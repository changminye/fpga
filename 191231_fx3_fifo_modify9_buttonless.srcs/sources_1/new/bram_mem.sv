==> flow/design.v <==
`timescale 1ns / 1ps
module bram_mem #(	localparam WIDTH = 16,
					localparam DEPTH = 8)
	(	input logic clk,
		input logic RESET,
		input logic wr_en,
		input logic [DEPTH-1:0] address,		
		input logic [WIDTH-1:0] wr_data,
		output logic [WIDTH-1:0] rd_data,
		output logic [15:0] mem
	);
(*ram_style="block"*) logic [DEPTH-1:0][WIDTH-1:0] r_mem;
always @(posedge clk) begin
	if(RESET) begin
		r_mem <= 0;
	end
	else begin
		if(wr_en) begin
			r_mem[address] <= wr_data;
		end
		else begin
			rd_data <= r_mem[address];
		end
	end
end
assign mem[0] = r_mem[1][0];
assign mem[1] = r_mem[1][1];
assign mem[2] = r_mem[1][2];
assign mem[3] = r_mem[1][3];
assign mem[4] = r_mem[1][4];
assign mem[5] = r_mem[1][5];
assign mem[6] = r_mem[1][6];
assign mem[7] = r_mem[1][7];
assign mem[8] = r_mem[1][8];
assign mem[9] = r_mem[1][9];
assign mem[10] = r_mem[1][10];
assign mem[11] = r_mem[1][11];
assign mem[12] = r_mem[1][12];
assign mem[13] = r_mem[1][13];
assign mem[14] = r_mem[1][14];
assign mem[15] = r_mem[1][15];
endmodule
Step by step through the tools: bram_mem
What the tools print for bram_mem, step after step.
Line numbers count from 1 in the design file above.
Operators carry their Yosys type and port widths (W data, S select, Z words).
{"block": "design", "design": "bram_mem", "clk_port": "clk", "library": "sky130hd", "corner": "tt_025C_1v80"}

Word level
Counts by Yosys on the flattened word-level netlist (proc, flatten, opt, wreduce; memories kept). Register bits leave out memories and registers merged into their read ports (data or address); mux counts leave out enables and synchronous resets folded into registers. Print and check cells are left out. Cells with the same type and inputs are merged into one.
{"block": "word_totals", "romBits": 0, "ram_bits": 0, "memories": 0, "register_bits": 144, "clocked_rd_ports_x_width": 0, "word_cells": 12, "out_inout_bits": 32, "latchBits": 0, "inputBits": 27}
{"block": "op_classes", "muxes": 0, "equal": 0, "div": 0, "reduce_and_logical": 1, "shifts": 3, "multipliers": 0, "n_cmp": 0, "logic": 5, "n_addsub": 1}
{"block": "ops", "operator": "$and A128 B128 Y128", "count": 1}
{"block": "ops", "operator": "$or A128 B128 Y128", "count": 1}
{"block": "ops", "operator": "$shiftx A128 B13 Y16", "count": 1}
{"block": "ops", "operator": "$not A128 Y128", "count": 1}
{"block": "ops", "operator": "$shift A16 B33 Y128", "count": 1}
{"block": "ops", "operator": "$shift A16 B33 Y128 const A", "count": 1}
{"block": "ops", "operator": "$neg A12 Y33", "count": 1}
{"block": "ops", "operator": "$not A1 Y1", "count": 2}
{"block": "ops", "operator": "$reduce_and A2 Y1", "count": 1}

Longest topological paths
Longest topological path by Yosys (ltp), each cell counted once; first at word level (registers and memories cut), then after technology mapping (sequential cells cut; the memories' decode and read muxes count).
{"block": "logic_depth", "ltp_word": 5, "abc_area": 0, "depth_mapped": 13, "depth_no_buf": 8}

After synthesis
Source: synth_stat.txt of the flow (Yosys; design flattened, memories mapped). It holds for the ABC_AREA given above (unset counts as 0); a run with the other value may have another netlist.
{"block": "synth_totals", "cells": 618, "n_buf": 59, "seq_area_mm2": 0.0030429, "mapped_area_mm2": 0.0067365, "ffs": 144}
{"block": "by_type", "type": "sky130_fd_sc_hd__dfxtp_1", "count": 128, "type_area_um2": 2.56E+03}
{"block": "by_type", "type": "sky130_fd_sc_hd__mux2i_1", "count": 112, "type_area_um2": 1.12E+03}
{"block": "by_type", "type": "sky130_fd_sc_hd__mux4_2", "count": 32, "type_area_um2": 720.691}
{"block": "by_type", "type": "sky130_fd_sc_hd__nand2b_1", "count": 99, "type_area_um2": 619.344}
{"block": "by_type", "type": "sky130_fd_sc_hd__edfxtp_1", "count": 16, "type_area_um2": 480.461}
{"block": "by_type", "type": "sky130_fd_sc_hd__nand2_1", "count": 66, "type_area_um2": 247.738}
{"block": "by_type", "type": "sky130_fd_sc_hd__buf_4", "count": 24, "type_area_um2": 180.173}
{"block": "by_type", "type": "sky130_fd_sc_hd__a21oi_1", "count": 33, "type_area_um2": 165.158}
{"block": "by_type", "type": "sky130_fd_sc_hd__nor2_1", "count": 35, "type_area_um2": 131.376}
{"block": "by_type", "type": "sky130_fd_sc_hd__clkbuf_1", "count": 21, "type_area_um2": 78.826}
{"block": "by_type", "type": "sky130_fd_sc_hd__buf_2", "count": 7, "type_area_um2": 35.034}
{"block": "by_type", "type": "sky130_fd_sc_hd__nand3_2", "count": 3, "type_area_um2": 30.029}
{"block": "by_type", "type": "sky130_fd_sc_hd__o41ai_4", "count": 1, "type_area_um2": 27.526}
{"block": "by_type", "type": "sky130_fd_sc_hd__ha_1", "count": 2, "type_area_um2": 25.024}
{"block": "by_type", "type": "sky130_fd_sc_hd__nor4b_4", "count": 1, "type_area_um2": 23.773}
{"block": "by_type", "type": "sky130_fd_sc_hd__buf_6", "count": 2, "type_area_um2": 22.522}
{"block": "by_type", "type": "sky130_fd_sc_hd__nand4_4", "count": 1, "type_area_um2": 21.27}
{"block": "by_type", "type": "sky130_fd_sc_hd__buf_12", "count": 1, "type_area_um2": 20.019}
Other cell types: 21; their cells: 34.

Path before layout
Path of least setup slack by OpenSTA after synthesis, without wires, with an ideal clock, recovery checks aside; 20% of the period is set as input and as output delay. Where synthesis merged equal registers, the netlist keeps one of their names.
{"block": "synth_path", "path_type": "input to register", "from": "input port address[1]", "to": "register r_mem", "t_required_ns": 3.652, "driving_pins": 10, "setup_slack_ns": 0.660, "tclk_ns": 3.78, "delay_ns": 2.365, "path_buffers": 3, "t_first_pin_ns": 0.756, "setup_time_ns": 0.128, "arrival_ns": 2.993, "in_delay_ns": 0.756, "period_less_setup_slack_ns": 3.12}
"delay_ns" is the arrival time less input delay plus setup time.
"driving_pins" counts driving pins, that of a launching flip-flop among them; a cell with two outputs on the path counts twice.
"period_less_setup_slack_ns" is the clock period less the worst setup slack; recovery checks do not enter. This is arithmetic on one report: input and output delays are still those of the set period (20% each).
An end named without its bit number is one bit of that signal or, where synthesis recoded a state register, one of its new flip-flops.
The rows between start and end are the longest chain of elaborated cells between them; the timing report does not say that the signal goes this way. Where chains are equally long, one stands for them.
Each line given opens the expression or statement behind the cell; cells for indexed reads and writes are added by Yosys, which also makes memories of some case tables.
{"block": "synth_between", "cell_sequence": "sky130_fd_sc_hd__buf_2 > sky130_fd_sc_hd__buf_1 > sky130_fd_sc_hd__inv_1 > sky130_fd_sc_hd__ha_1 > sky130_fd_sc_hd__nor2_1 > sky130_fd_sc_hd__nor4b_1 > sky130_fd_sc_hd__nand4_1 > sky130_fd_sc_hd__buf_4 > sky130_fd_sc_hd__mux2i_1 > sky130_fd_sc_hd__nor2_1", "elab_chain_len": 5, "cells_between": 6, "cone_lines": 1, "cone_classes": "add/sub: 1; shift: 2; logic: 3"}
{"block": "synth_rtl", "item": "from (decl)", "line_no": 7, "rtl": "input logic [DEPTH-1:0] address,"}
{"block": "synth_rtl", "item": "$neg A12 Y33", "line_no": 19, "rtl": "r_mem[address] <= wr_data;"}
{"block": "synth_rtl", "item": "$shift A16 B33 Y128", "line_no": 19}
{"block": "synth_rtl", "item": "$not A128 Y128", "line_no": 19}
{"block": "synth_rtl", "item": "$and A128 B128 Y128", "line_no": 19}
{"block": "synth_rtl", "item": "$or A128 B128 Y128", "line_no": 19}
{"block": "synth_rtl", "item": "to (assign)", "line_no": 15, "rtl": "r_mem <= 0;"}
{"block": "synth_rtl", "item": "to (assign)", "line_no": 19}
{"block": "synth_rtl", "item": "to (decl)", "line_no": 12, "rtl": "(*ram_style=\"block\"*) logic [DEPTH-1:0][WIDTH-1:0] r_mem;"}

Timing after layout
From the final timing report of entry A: the path of least setup slack in the routed layout; clock arrival at registers is part of the times.
{"block": "layout_path", "path_type": "input to register", "from": "input port address[6]", "to": "register r_mem", "tclk_ns": 3.48, "setup_time_ns": 0.07, "arrival_ns": 3.24, "driving_pins": 10, "setup_slack_ns": 0.58, "in_delay_ns": 0.70, "t_required_ns": 3.83, "t_first_pin_ns": 0.70, "path_buffers": 2}
An end named without its bit number is one bit of that signal or, where synthesis recoded a state register, one of its new flip-flops.
The rows between start and end are the longest chain of elaborated cells between them; the timing report does not say that the signal goes this way. Where chains are equally long, one stands for them.
{"block": "layout_between", "cell_sequence": "sky130_fd_sc_hd__clkdlybuf4s50_1 > sky130_fd_sc_hd__or3_1 > sky130_fd_sc_hd__nor4_1 > sky130_fd_sc_hd__ha_1 > sky130_fd_sc_hd__or4bb_1 > sky130_fd_sc_hd__nor3_1 > sky130_fd_sc_hd__and2_1 > sky130_fd_sc_hd__buf_12 > sky130_fd_sc_hd__nand2_1 > sky130_fd_sc_hd__a21oi_1", "elab_chain_len": 5, "cells_between": 6, "cone_lines": 1, "cone_classes": "add/sub: 1; shift: 2; logic: 3"}
{"block": "layout_rtl", "item": "from (decl)", "line_no": 7, "rtl": "input logic [DEPTH-1:0] address,"}
{"block": "layout_rtl", "item": "$neg A12 Y33", "line_no": 19, "rtl": "r_mem[address] <= wr_data;"}
{"block": "layout_rtl", "item": "$shift A16 B33 Y128", "line_no": 19}
{"block": "layout_rtl", "item": "$not A128 Y128", "line_no": 19}
{"block": "layout_rtl", "item": "$and A128 B128 Y128", "line_no": 19}
{"block": "layout_rtl", "item": "$or A128 B128 Y128", "line_no": 19}
{"block": "layout_rtl", "item": "to (assign)", "line_no": 15, "rtl": "r_mem <= 0;"}
{"block": "layout_rtl", "item": "to (assign)", "line_no": 19}
{"block": "layout_rtl", "item": "to (decl)", "line_no": 12, "rtl": "(*ram_style=\"block\"*) logic [DEPTH-1:0][WIDTH-1:0] r_mem;"}

FLOW RESULTS
============

Below are 2 stored runs of the flow (Yosys, OpenROAD; platform sky130hd) on bram_mem, each with its settings and what was measured, unordered. Constraints: input delay and output delay 20% of the set period each, output load 0.01 pF.
"timing.worst_path_ns" = time allowed to the worst setup path (clock period - input delay - output delay, where it has them) - its slack; a late launch clock adds to it, a late capture clock takes from it.
"power_mw" rests on the timing tool's default activity at the inputs, not on a simulated workload.

{"run": "entry A", "settings": { "period_ns": 3.48, "CORE_UTILIZATION": 31, "SETUP_SLACK_MARGIN": -0.27, "PLACE_DENSITY_LB_ADDON": 0.03, "CTS_CLUSTER_DIAMETER": 161, "CAP_MARGIN": 20, "CORE_MARGIN": 2, "SLEW_MARGIN": 20 }, "results": { "final_cell_area_mm2": 0.0081516, "layout_utilization_pct": 38.5, "dieArea_mm2": 0.022925, "timing.worst_path_ns": 2.20, "worst_path_kind": "input to register", "synthArea_mm2": 0.0067365, "ws_hold_ns": 0.451, "power_mw": 3.862, "final_setup_ws_ns": 0.584 }}
{"run": "entry B", "settings": { "period_ns": 5.32, "CORE_UTILIZATION": 64, "PLACE_DENSITY_LB_ADDON": 0.08, "CORE_ASPECT_RATIO": 1.67, "ABC_AREA": 0, "GPL_ROUTABILITY_DRIVEN": 0, "CTS_CLUSTER_SIZE": 44, "CTS_CLUSTER_DIAMETER": 70, "CAP_MARGIN": 10, "SLEW_MARGIN": 20, "MAX_ROUTING_LAYER": "met4", "CORE_MARGIN": 2 }, "results": { "final_cell_area_mm2": 0.0078162, "layout_utilization_pct": 76.1, "dieArea_mm2": 0.0113894, "timing.worst_path_ns": 2.97, "worst_path_kind": "input to register", "synthArea_mm2": 0.0067365, "ws_hold_ns": 0.453, "power_mw": 2.505, "final_setup_ws_ns": 1.283 }}
