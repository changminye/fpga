==> flow/design.v <==
`timescale 1ns / 1ps
module fx3_controller(
	input logic clk,
	input logic RESET,
	output logic [3:0] LED_S,
	input logic FLAGC,
	inout logic [31:0] DQ,
	output logic SLCS_N, SLWR_N, SLRD_N, SLOE_N, PKTEND_N,
	output logic [1:0] A,
	input logic END_FLAG,
	input logic [31:0] MEMBRANE_POTENTIAL,	 
	output logic SPIKE_IN,
	output logic START_FLAG
    );
logic data_cmd;
logic [31:0] pc_cmd;
logic [31:0] data_from_pc, data_to_pc;
logic start, start_r;
logic SLCS_N_r, SLRD_N_r, SLOE_N_r, SLWR_N_r, PKTEND_N_r;
logic [1:0] A_r;
assign data_from_pc = data_cmd ? DQ : 0;
assign DQ = data_cmd ? 32'bz : data_to_pc;
typedef enum {IDLE, DATA_IN_1, READ_DEALY_1, CMD_CHECK, DATA_IN_2, READ_DEALY_2, DATA_OUT_READY, DATA_OUT} state_machine;
state_machine state;
always_comb begin
	if(RESET) begin
		start_r = 0;
	end
	else begin
		if(FLAGC) begin
			start_r = 1;
		end
		else begin
			start_r = 0;
		end
	end
end
always_comb begin
SLCS_N_r = 0;
SLRD_N_r = 1;
SLOE_N_r = 0;
SLWR_N_r = 1;
PKTEND_N_r = 1;
A_r = 2'b11;
	if(RESET) begin
		SLCS_N_r = 0;
		SLRD_N_r = 1;
		SLOE_N_r = 0;
		SLWR_N_r = 1;
		PKTEND_N_r = 1;
		A_r = 2'b11;
	end
	else begin
		case(state)
			IDLE : begin
				SLCS_N_r = 0;
				SLRD_N_r = 1;
				SLOE_N_r = 0;
				SLWR_N_r = 1;
				PKTEND_N_r = 1;
				A_r = 2'b11;
			end
			DATA_IN_1 : begin
				SLCS_N_r = 0;
				SLRD_N_r = 0;
				SLOE_N_r = 0;
				SLWR_N_r = 1;
				PKTEND_N_r = 1;
				A_r = 2'b11;
			end
			READ_DEALY_1 : begin
				SLCS_N_r = 0;
				SLRD_N_r = 1;
				SLOE_N_r = 0;
				SLWR_N_r = 1;
				PKTEND_N_r = 1;
				A_r = 2'b11;
			end
			CMD_CHECK : begin
				SLCS_N_r = 0;
				SLRD_N_r = 1;
				SLOE_N_r = 0;
				SLWR_N_r = 1;
				PKTEND_N_r = 1;
				A_r = 2'b11;
			end
			DATA_IN_2 : begin
				SLCS_N_r = 0;
				SLRD_N_r = 0;
				SLOE_N_r = 0;
				SLWR_N_r = 1;
				PKTEND_N_r = 1;
				A_r = 2'b11;
			end
			READ_DEALY_2 : begin
				SLCS_N_r = 0;
				SLRD_N_r = 1;
				SLOE_N_r = 0;
				SLWR_N_r = 1;
				PKTEND_N_r = 1;
				A_r = 2'b11;
			end
			DATA_OUT_READY : begin
				SLCS_N_r = 0;
				SLRD_N_r = 1;
				SLOE_N_r = 1;
				SLWR_N_r = 1;
				PKTEND_N_r = 1;
				A_r = 2'b11;
			end
			DATA_OUT : begin
				SLCS_N_r = 0;
				SLRD_N_r = 1;
				SLOE_N_r = 1;
				SLWR_N_r = 0;
				PKTEND_N_r = 0;
				A_r = 2'b00;
			end
			default : begin
				SLCS_N_r = 0;
				SLRD_N_r = 1;
				SLOE_N_r = 0;
				SLWR_N_r = 1;
				PKTEND_N_r = 1;
				A_r = 2'b11;
			end
		endcase  
	end
end
always @(posedge clk) begin
	SLCS_N <= SLCS_N_r; 
	SLRD_N <= SLRD_N_r;
	SLOE_N <= SLOE_N_r;
	SLWR_N <= SLWR_N_r;
	PKTEND_N <= PKTEND_N_r;
	A <= A_r;
	start <= start_r;
end
always @(posedge clk) begin
pc_cmd <= data_from_pc [31:0];
	if(RESET) begin
		data_cmd <= 1;
		state <= IDLE;
	end
	else begin
		case(state)
			IDLE : begin
				LED_S <= 1;
				data_cmd <= 1;
				if(start) begin
					state <= DATA_IN_1;
				end
				else begin
					state <= IDLE;
				end
			end
			DATA_IN_1 : begin		 
				LED_S <= 2;
				data_cmd <= 1;
				state <= READ_DEALY_1;
			end
			READ_DEALY_1 : begin   
				LED_S <= 3;
				data_cmd <= 1;
				if(!FLAGC) begin
					case(pc_cmd)
						32'hffff : begin
							state <= CMD_CHECK;
						end
						default : begin
							state <= IDLE;
						end
					endcase  
				end
				else begin
					state <= READ_DEALY_1;
				end
			end
			CMD_CHECK : begin	 
				LED_S <= 4;
				data_cmd <= 1;
				if(start) begin
					state <= DATA_IN_2;
				end
				else begin
					state <= CMD_CHECK;
				end
			end
			DATA_IN_2 : begin	 
				LED_S <= 5;
				data_cmd <= 1;
				state <= READ_DEALY_2;
			end
			READ_DEALY_2 : begin	 
				LED_S <= 6;
				data_cmd <= 1;
				if(!FLAGC) begin
					case(pc_cmd)
						32'hfcfd : begin
							START_FLAG <= 1;
							SPIKE_IN <= 1;
							state <= DATA_OUT_READY;
						end
						32'hfbfd : begin
							START_FLAG <= 1;
							SPIKE_IN <= 0;
							state <= DATA_OUT_READY;
						end
						default : begin
							SPIKE_IN <= 0;
							START_FLAG <= 0;
							state <= READ_DEALY_2;
						end
					endcase  
				end
				else begin
					state <= READ_DEALY_2;
				end
			end
			DATA_OUT_READY : begin	 
				LED_S <= 7;
				data_cmd <= 1;
				SPIKE_IN <= SPIKE_IN;
				START_FLAG <= 0;
				if(END_FLAG) begin
					state <= DATA_OUT;
				end
				else begin
					state <= DATA_OUT_READY;
				end
			end
			DATA_OUT : begin
				LED_S <= 8;
				data_cmd <= 0;
				SPIKE_IN <= 0;
				state <= CMD_CHECK;
			end
			default : begin
				state <= IDLE;
			end
		endcase  
	end
end
assign data_to_pc = MEMBRANE_POTENTIAL;
initial
begin
	data_cmd = 1;
	START_FLAG = 0;
	SPIKE_IN = 0;
	state = IDLE;
end
endmodule
# Reports on fx3_controller
# The steps from the RTL of fx3_controller to its reports follow in flow order.
# Line numbers count from 1 in the design file above.
# Operators: Yosys type, input widths -> output width; for muxes data width and select width s.
# A cell with n/a has no value.
# inputs
top_module	fx3_controller
clock	clk
cell_library	sky130hd
corner	tt_025C_1v80

# After elaboration
# Yosys after proc, flatten, opt, wreduce and memory -nomap, before mapping. Memory bits, and registers merged into a memory's read port (data or address), are not among the register bits. Print and check cells are not counted. Equal cells are merged and count once.
# Memory sizes are those after Yosys's memory passes, which may raise the word count (mostly to a power of two), join words into wider ones and drop unused or constant bits.
# bits
reg_bits	73
input_bits	36
wordCells	52
mem_bits_ro	48
mem_count	1
clocked_rd_ports_x_width	6
out_inout_bits	45
# mem_list
memory	size	word_bits	rd	wr	line	rtl
(no name shown)	8	6	1	0	54	case(state)
# classes
n_logic	2
eq_ne	11
n_reduce_logical	12
muxes	18
# ops
op	count
$pmux 32 s8	1
$eq 32x3->1 const B	4
$eq 32x16->1 const B	3
$eq 32x2->1 const B	2
$eq 32x1->1 const B	1
$logic_not 32->1	1
$pmux 4 s8	1
$mux 32	1
$logic_not 29->1	1
$reduce_bool 8->1	1
$mux 2	4
$reduce_or 7->1	1
$mux 1	7
$reduce_bool 2->1	3
$reduce_and 3->1	2
$pmux 1 s2	3
$reduce_or 2->1	2
$mux 3	1
$not 1->1	2
$ne 2x2->1 const B	1
$reduce_and 2->1	1

# Logic depth
# Longest topological path by Yosys (ltp), each cell counted once; first at word level (registers and memories cut), then after technology mapping (sequential cells cut; the memories' decode and read muxes count).
# logic_depth
ltp_word	5
abc_area	1
depth_mapped	11
mapped_depth_nobuf	11

# Netlist
# Source: synth_stat.txt of the flow (Yosys; design flattened, memories mapped). It holds for the ABC_AREA given above (unset counts as 0); a run with the other value may have another netlist.
# mapped
flip_flops	46
cells	259
area_um2	1990.7
# types
cell_type	count
sky130_fd_sc_hd__dfxtp_1	40
sky130_fd_sc_hd__buf_4	36
sky130_fd_sc_hd__nand2_1	66
sky130_fd_sc_hd__inv_1	49
sky130_fd_sc_hd__edfxtp_1	6
sky130_fd_sc_hd__nor2_1	26
sky130_fd_sc_hd__nand3_1	6
sky130_fd_sc_hd__inv_2	5
sky130_fd_sc_hd__nand2_2	3
sky130_fd_sc_hd__nand4_1	3
sky130_fd_sc_hd__nor2_2	2
sky130_fd_sc_hd__buf_6	1
sky130_fd_sc_hd__clkbuf_1	3
sky130_fd_sc_hd__nor2_4	1
sky130_fd_sc_hd__nor3_1	2
sky130_fd_sc_hd__nor3_2	1
sky130_fd_sc_hd__a21oi_2	1
sky130_fd_sc_hd__xor2_1	1
# Other cell types: 7; their cells: 7.

# Worst setup path after synthesis
# Source: OpenSTA report_checks on the synthesized netlist (no wires, ideal clock, input and output delay 20% of the period each), path of least setup slack; recovery checks are left aside. Register names are those of the netlist, which keeps one name where synthesis merged equal registers.
# synth_timing
path_type	register to register
startpoint	register state[0]
endpoint	register START_FLAG
n_path_buf	1
setup_time_ns	0.298
clock_period_ns	2.02
t_first_pin_ns	0.000
slack_ns	0.893
driving_pins	6
path_delay_ns	1.127
arrival_ns	0.829
synth_period_reached_ns	1.127
# "path_delay_ns" is the arrival time less input delay plus setup time.
# "driving_pins" counts driving pins, that of a launching flip-flop among them; a cell with two outputs on the path counts twice.
# "synth_period_reached_ns" = period - worst setup slack (recovery checks aside). The figure is calculated, with input and output delays left at 20% of the set period.
# The rows between start and end are the longest chain of elaborated cells between them; the timing report does not say that the signal goes this way. Where chains are equally long, one stands for them.
# A line is the first line of the expression or statement that the cell stems from. Yosys adds cells for indexed reads and writes and turns some case tables into memories.
# At most two assigning lines are given for a register; there are more.
# The path ends at the enable pin of a flip-flop; only ways to that pin are counted.
# synth_between
cell_sequence	sky130_fd_sc_hd__dfxtp_1 > sky130_fd_sc_hd__buf_6 > sky130_fd_sc_hd__nand2_1 > sky130_fd_sc_hd__nor2_1 > sky130_fd_sc_hd__nor2_1 > sky130_fd_sc_hd__nor2_1
elab_chain_cells	3
cells_between	5
classes_between	3 x eq/ne; 2 x reduce/logical
# synth_rtl
element	line	rtl
from (decl)	24	state_machine state;
from (assign)	143	state <= IDLE;
from (assign)	151	state <= DATA_IN_1;
$eq 32x3->1	146	case(state)
$reduce_bool 2->1	n/a
$reduce_and 3->1	n/a
to (assign)	200	START_FLAG <= 1;
to (assign)	205	START_FLAG <= 1;
to (decl)	13	output logic START_FLAG

Below are 2 stored runs of the flow (Yosys, OpenROAD; platform sky130hd) on fx3_controller, each with its settings, unordered. Constraints: input delay and output delay 20% of the set period each, output load 0.01 pF.

Run 1, flow files:
==> flow/run.sh <==
#!/bin/bash
# the make line also repeats the synthesis and layout settings of config.mk as NAME=value (left out here)
make -C /OpenROAD-flow-scripts/flow DESIGN_CONFIG=/design/flow/config.mk WORK_HOME=/design/flow/orfs CLKGATE_MAP_FILE= finish
==> flow/config.mk <==
export PLATFORM = sky130hd
export DESIGN_NAME = fx3_controller
export DESIGN_NICKNAME = fx3_controller
export VERILOG_FILES = /design/flow/design.v
export SDC_FILE = /design/flow/constraint.sdc
export NUM_CORES = 4
export LEC_CHECK = 0
export ABC_AREA = 1
export CAP_MARGIN = 20
export CORE_MARGIN = 6
export CORE_UTILIZATION = 43
export CTS_CLUSTER_SIZE = 84
export MAX_ROUTING_LAYER = met5
export PLACE_DENSITY_LB_ADDON = 0.01
export SETUP_SLACK_MARGIN = 0.15
export SLEW_MARGIN = 20
export TNS_END_PERCENT = 50
==> flow/constraint.sdc <==
create_clock -name core_clock -period 1.57 [get_ports {clk}]
set_input_delay 0.3140 -clock core_clock [delete_from_list [all_inputs] [get_ports {clk}]]
set_output_delay 0.3140 -clock core_clock [all_outputs]
set_load 0.01 [all_outputs]

Run 1: did not finish, routing stopped with RSZ-0074

Run 2, flow files:
==> flow/run.sh <==
#!/bin/bash
# the make line also repeats the synthesis and layout settings of config.mk as NAME=value (left out here)
make -C /OpenROAD-flow-scripts/flow DESIGN_CONFIG=/design/flow/config.mk WORK_HOME=/design/flow/orfs CLKGATE_MAP_FILE= finish
==> flow/config.mk <==
export PLATFORM = sky130hd
export DESIGN_NAME = fx3_controller
export DESIGN_NICKNAME = fx3_controller
export VERILOG_FILES = /design/flow/design.v
export SDC_FILE = /design/flow/constraint.sdc
export NUM_CORES = 4
export LEC_CHECK = 0
export CAP_MARGIN = 0
export CELL_PAD_IN_SITES_DETAIL_PLACEMENT = 1
export CELL_PAD_IN_SITES_GLOBAL_PLACEMENT = 2
export CORE_MARGIN = 2
export CORE_UTILIZATION = 44
export CTS_CLUSTER_DIAMETER = 348
export GPL_TIMING_DRIVEN = 1
export PLACE_DENSITY = 0.8
export SLEW_MARGIN = 15
export TNS_END_PERCENT = 85
==> flow/constraint.sdc <==
create_clock -name core_clock -period 2.26 [get_ports {clk}]
set_input_delay 0.4520 -clock core_clock [delete_from_list [all_inputs] [get_ports {clk}]]
set_output_delay 0.4520 -clock core_clock [all_outputs]
set_load 0.01 [all_outputs]

Run 2: did not finish, routing stopped with RSZ-0074
