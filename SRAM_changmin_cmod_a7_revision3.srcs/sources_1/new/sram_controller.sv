==> flow/design.v <==
`timescale 1ns / 1ps
module sram_controller
	(input logic clk, reset,
	 input logic o_RX_DV,
	 input logic [7:0] o_RX_Byte,
	 output logic i_TX_DV,
	 output logic [7:0] i_TX_Byte,
	 input logic o_TX_Active,
	 inout logic [7:0] sram_data,
	 output logic [15:0] sram_addr,
	 output logic ce_n,
	 output logic oe_n,
	 output logic we_n
	 );
localparam SRAM_READ_CMD = 8'b0000_0001;
localparam SRAM_WRITE_CMD = 8'b0000_0010;
typedef enum {IDLE, ADDR_WAIT, SRAM_WRITE, SRAM_READ} state_t;
state_t controller_state;
logic [7:0] data_from_sram, data_to_sram;
logic data_dir;											 
logic [1:0] count;										 
logic [7:0] cmd;										 
assign data_from_sram = data_dir ? sram_data : 0;
assign sram_data = data_dir ? 8'bz : data_to_sram;
always @(posedge clk)
	if (reset) begin
		controller_state <= IDLE;
		data_dir <= 1;
		count <= 0;
		oe_n <= 1;
		ce_n <= 1;
		we_n <= 1;
		i_TX_DV <= 0;
	end
	else begin
		case (controller_state)
			IDLE : begin
				oe_n <= 1;
				ce_n <= 1;
				we_n <= 1;
				i_TX_DV <= 0;
				if (o_RX_DV) begin
					cmd <= o_RX_Byte;
					case (o_RX_Byte)
						SRAM_READ_CMD : controller_state <= ADDR_WAIT;
						SRAM_WRITE_CMD : controller_state <= ADDR_WAIT;
						default : controller_state <= IDLE;
					endcase
				end
			end
			ADDR_WAIT : begin
				if (o_RX_DV) begin
					if (count < 1) begin
						count <= count + 1;
						sram_addr[15:8] <= o_RX_Byte;
					end
					else begin
						count <= 0;
						sram_addr[7:0] <= o_RX_Byte;
						 case (cmd)
						 	SRAM_READ_CMD : begin
						 		controller_state <= SRAM_READ;
						 		data_dir <= 1;
						 		ce_n <= 0;
						 		oe_n <= 0;
						 	end
						 	SRAM_WRITE_CMD : begin
						 		controller_state <= SRAM_WRITE;
						 		data_dir <= 0;
						 	end
						 	default : controller_state <= IDLE;
						 endcase
					end
				end
			end
			SRAM_WRITE : begin
				if (o_RX_DV) begin
					data_to_sram <= o_RX_Byte;
					ce_n <= 0;
					we_n <= 0;
					controller_state <= IDLE;
				end
			end
			SRAM_READ : begin
				if (~o_TX_Active) begin
					i_TX_DV <= 1;
					controller_state <= IDLE;
				end
				else begin
					i_TX_DV <= 0;
					controller_state <= SRAM_READ;
				end
			end
		endcase  
	end
assign i_TX_Byte = data_from_sram;
initial begin
	controller_state = IDLE;
	count = 0;
	ce_n = 1;
	oe_n = 1;
	we_n = 1;
	data_dir = 1;
	i_TX_DV = 0;
end
endmodule
# From RTL to reports: sram_controller
# Tool output for the design above, in the order of the flow.
# Line numbers count from 1 in the design file above.
# Library cell names are shortened.
# A cell with - has no value.
dict set report inputs {
  design {sram_controller}
  clock {clk}
  lib {sky130hd}
  pvt_corner {tt_025C_1v80}
}

# After elaboration
# Yosys after proc, flatten, opt, wreduce and memory -nomap, before mapping. Memory bits, and registers merged into a memory's read port (data or address), are not among the register bits. Print and check cells are not counted. Equal cells are merged and count once.
dict set report bits {
  elab_cells 66
  reg_bits 71
}
dict set report classes {
  n_addsub 1
  n_cmp 1
  reduce_logical 18
  logic 2
  mux 21
  eq_ne 12
}
# cell n
set op_table {}
lappend op_table {{32-bit case mux with 4-bit select} 1}
lappend op_table {{32-bit 2-to-1 mux} 4}
lappend op_table {{32-bit by 2-bit == test with 1-bit output with constant B} 2}
lappend op_table {{32-bit by 1-bit == test with 1-bit output with constant B} 1}
lappend op_table {{32-bit logical NOT} 1}
lappend op_table {{4-bit AND reduction} 4}
lappend op_table {{8-bit by 1-bit == test with 1-bit output with constant B} 2}
lappend op_table {{8-bit by 2-bit == test with 1-bit output with constant B} 2}
lappend op_table {{8-bit 2-to-1 mux} 2}
lappend op_table {{2-bit inequality test with constant B} 5}
lappend op_table {{5-bit AND reduction} 2}
lappend op_table {{2-bit nonzero test} 4}
lappend op_table {{1-bit case mux with 2-bit select} 4}
lappend op_table {{3-bit AND reduction} 2}
lappend op_table {{1-bit 2-to-1 mux} 6}
lappend op_table {{2-bit AND reduction} 2}
lappend op_table {{4-bit nonzero test} 1}
lappend op_table {{2-bit case mux with 2-bit select} 1}
lappend op_table {{2-bit 2-to-1 mux} 2}
lappend op_table {{3-bit nonzero test} 1}
lappend op_table {{1-bit case mux with 3-bit select} 1}
lappend op_table {{1-bit inverter} 2}
lappend op_table {{2-bit by 1-bit adder with 2-bit output with constant B} 1}
lappend op_table {{2-bit by 1-bit less-than comparator with 1-bit output with constant B} 1}
lappend op_table {{2-bit OR reduction} 1}

# Longest topological paths
# Longest topological path by Yosys (ltp), each cell counted once; first at word level (registers and memories cut), then after technology mapping (sequential cells cut; the memories' decode and read muxes count).
dict set report depth {
  ltp_word 5
  ABC_AREA 0
  mapped_depth 7
}

# After synthesis
# Source: synth_stat.txt of the flow (Yosys; design flattened, memories mapped). It holds for the ABC_AREA given above (unset counts as 0); a run with the other value may have another netlist.
# The area totals of this step are shown rounded.
# type n
set by_type {}
lappend by_type {edfxtp_1 32}
lappend by_type {dfxtp_1 9}
lappend by_type {ha_1 6}
lappend by_type {and2_1 8}
lappend by_type {inv_1 6}
lappend by_type {nand2_1 5}
lappend by_type {nor2_1 5}
lappend by_type {or3_1 3}
lappend by_type {a32oi_1 2}
lappend by_type {and3b_1 2}
lappend by_type {o31a_1 2}
lappend by_type {xor2_1 2}
lappend by_type {nor3_1 3}
lappend by_type {a31oi_1 2}
lappend by_type {nand4_1 2}
lappend by_type {nor4_1 2}
lappend by_type {nor4_2 1}
lappend by_type {buf_6 1}
# Other cell types: 17; their cells: 20.
dict set report mapped {
  mapped_area_um2 1600
  sequential_area_um2 1100
  cells 113
  ff_cells 41
  buffers 3
}

# Path before layout
# Path of least setup slack by OpenSTA after synthesis, without wires, with an ideal clock, recovery checks aside; 20% of the period is set as input and as output delay. Where synthesis merged equal registers, the netlist keeps one of their names.
dict set report synth_path {
  kind {register to register}
  startpoint {reg controller_state[1]}
  endpoint {reg sram_addr[10]}
  t_arrival_ns 1.428
  setup_ns 0.385
  path_delay_ns 1.813
  driving_pins 6
  clock_period_ns 1.8
  path_slack_ns -0.014
  synth_period_reached_ns 1.814
}
# "path_delay_ns" is the arrival time less input delay plus setup time.
# "driving_pins": output pins that drive a net of the path, with the launching flip-flop's if there is one; two outputs of one cell count as two.
# "synth_period_reached_ns" = period - worst setup slack (recovery checks aside). The figure is calculated, with input and output delays left at 20% of the set period.
# Between the ends stands the longest chain of elaborated cells between them, by number of cells; it is not shown to be the way that was timed. Of several equally long chains one is given.
# Each line given opens the expression or statement behind the cell; cells for indexed reads and writes are added by Yosys, which also makes memories of some case tables.
# At most two assigning lines are given for a register; there are more.
dict set report synth_via {
  path_cell_list {dfxtp_1 -> inv_1 -> ha_1 -> buf_6 -> nand2_1 -> nor3b_1}
  elab_chain_cells 2
}
# item line
set synth_rtl {}
lappend synth_rtl {{start, declared} 18} ;# state_t controller_state;
lappend synth_rtl {{start, assigned} 27} ;# controller_state <= IDLE;
lappend synth_rtl {{start, assigned} 45} ;# SRAM_READ_CMD : controller_state <= ADDR_WAIT;
lappend synth_rtl {{32-bit by 1-bit == test with 1-bit output} 36} ;# case (controller_state)
lappend synth_rtl {{4-bit AND reduction} -}
lappend synth_rtl {{end, assigned} 55} ;# sram_addr[15:8] <= o_RX_Byte;
lappend synth_rtl {{end, declared} 10} ;# output logic [15:0] sram_addr,

# module sram_controller, platform sky130hd, 2 stored runs of the flow under differing settings, order arbitrary. Input and output delays are each 20% of the period that was set; the output load is 0.01 pF.
run="run 1" settings period_ns=4.05 CORE_UTILIZATION=66 CORE_ASPECT_RATIO=0.58 CELL_PAD_IN_SITES_GLOBAL_PLACEMENT=2 CELL_PAD_IN_SITES_DETAIL_PLACEMENT=0 CAP_MARGIN=5 SLEW_MARGIN=15 MIN_ROUTING_LAYER="met1" CORE_MARGIN=2
run="run 1" outcome="incomplete, placement halted on GPL-0301"
run="run 2" settings period_ns=2.04 CORE_UTILIZATION=63 PLACE_DENSITY_LB_ADDON=0.01 CORE_ASPECT_RATIO=0.95 CELL_PAD_IN_SITES_DETAIL_PLACEMENT=2 CTS_CLUSTER_SIZE=74 CTS_CLUSTER_DIAMETER=79 SLEW_MARGIN=20 MIN_ROUTING_LAYER="met2" MAX_ROUTING_LAYER="met5" CAP_MARGIN=20 CORE_MARGIN=2
run="run 2" outcome="incomplete, placement halted on DPL-0033"
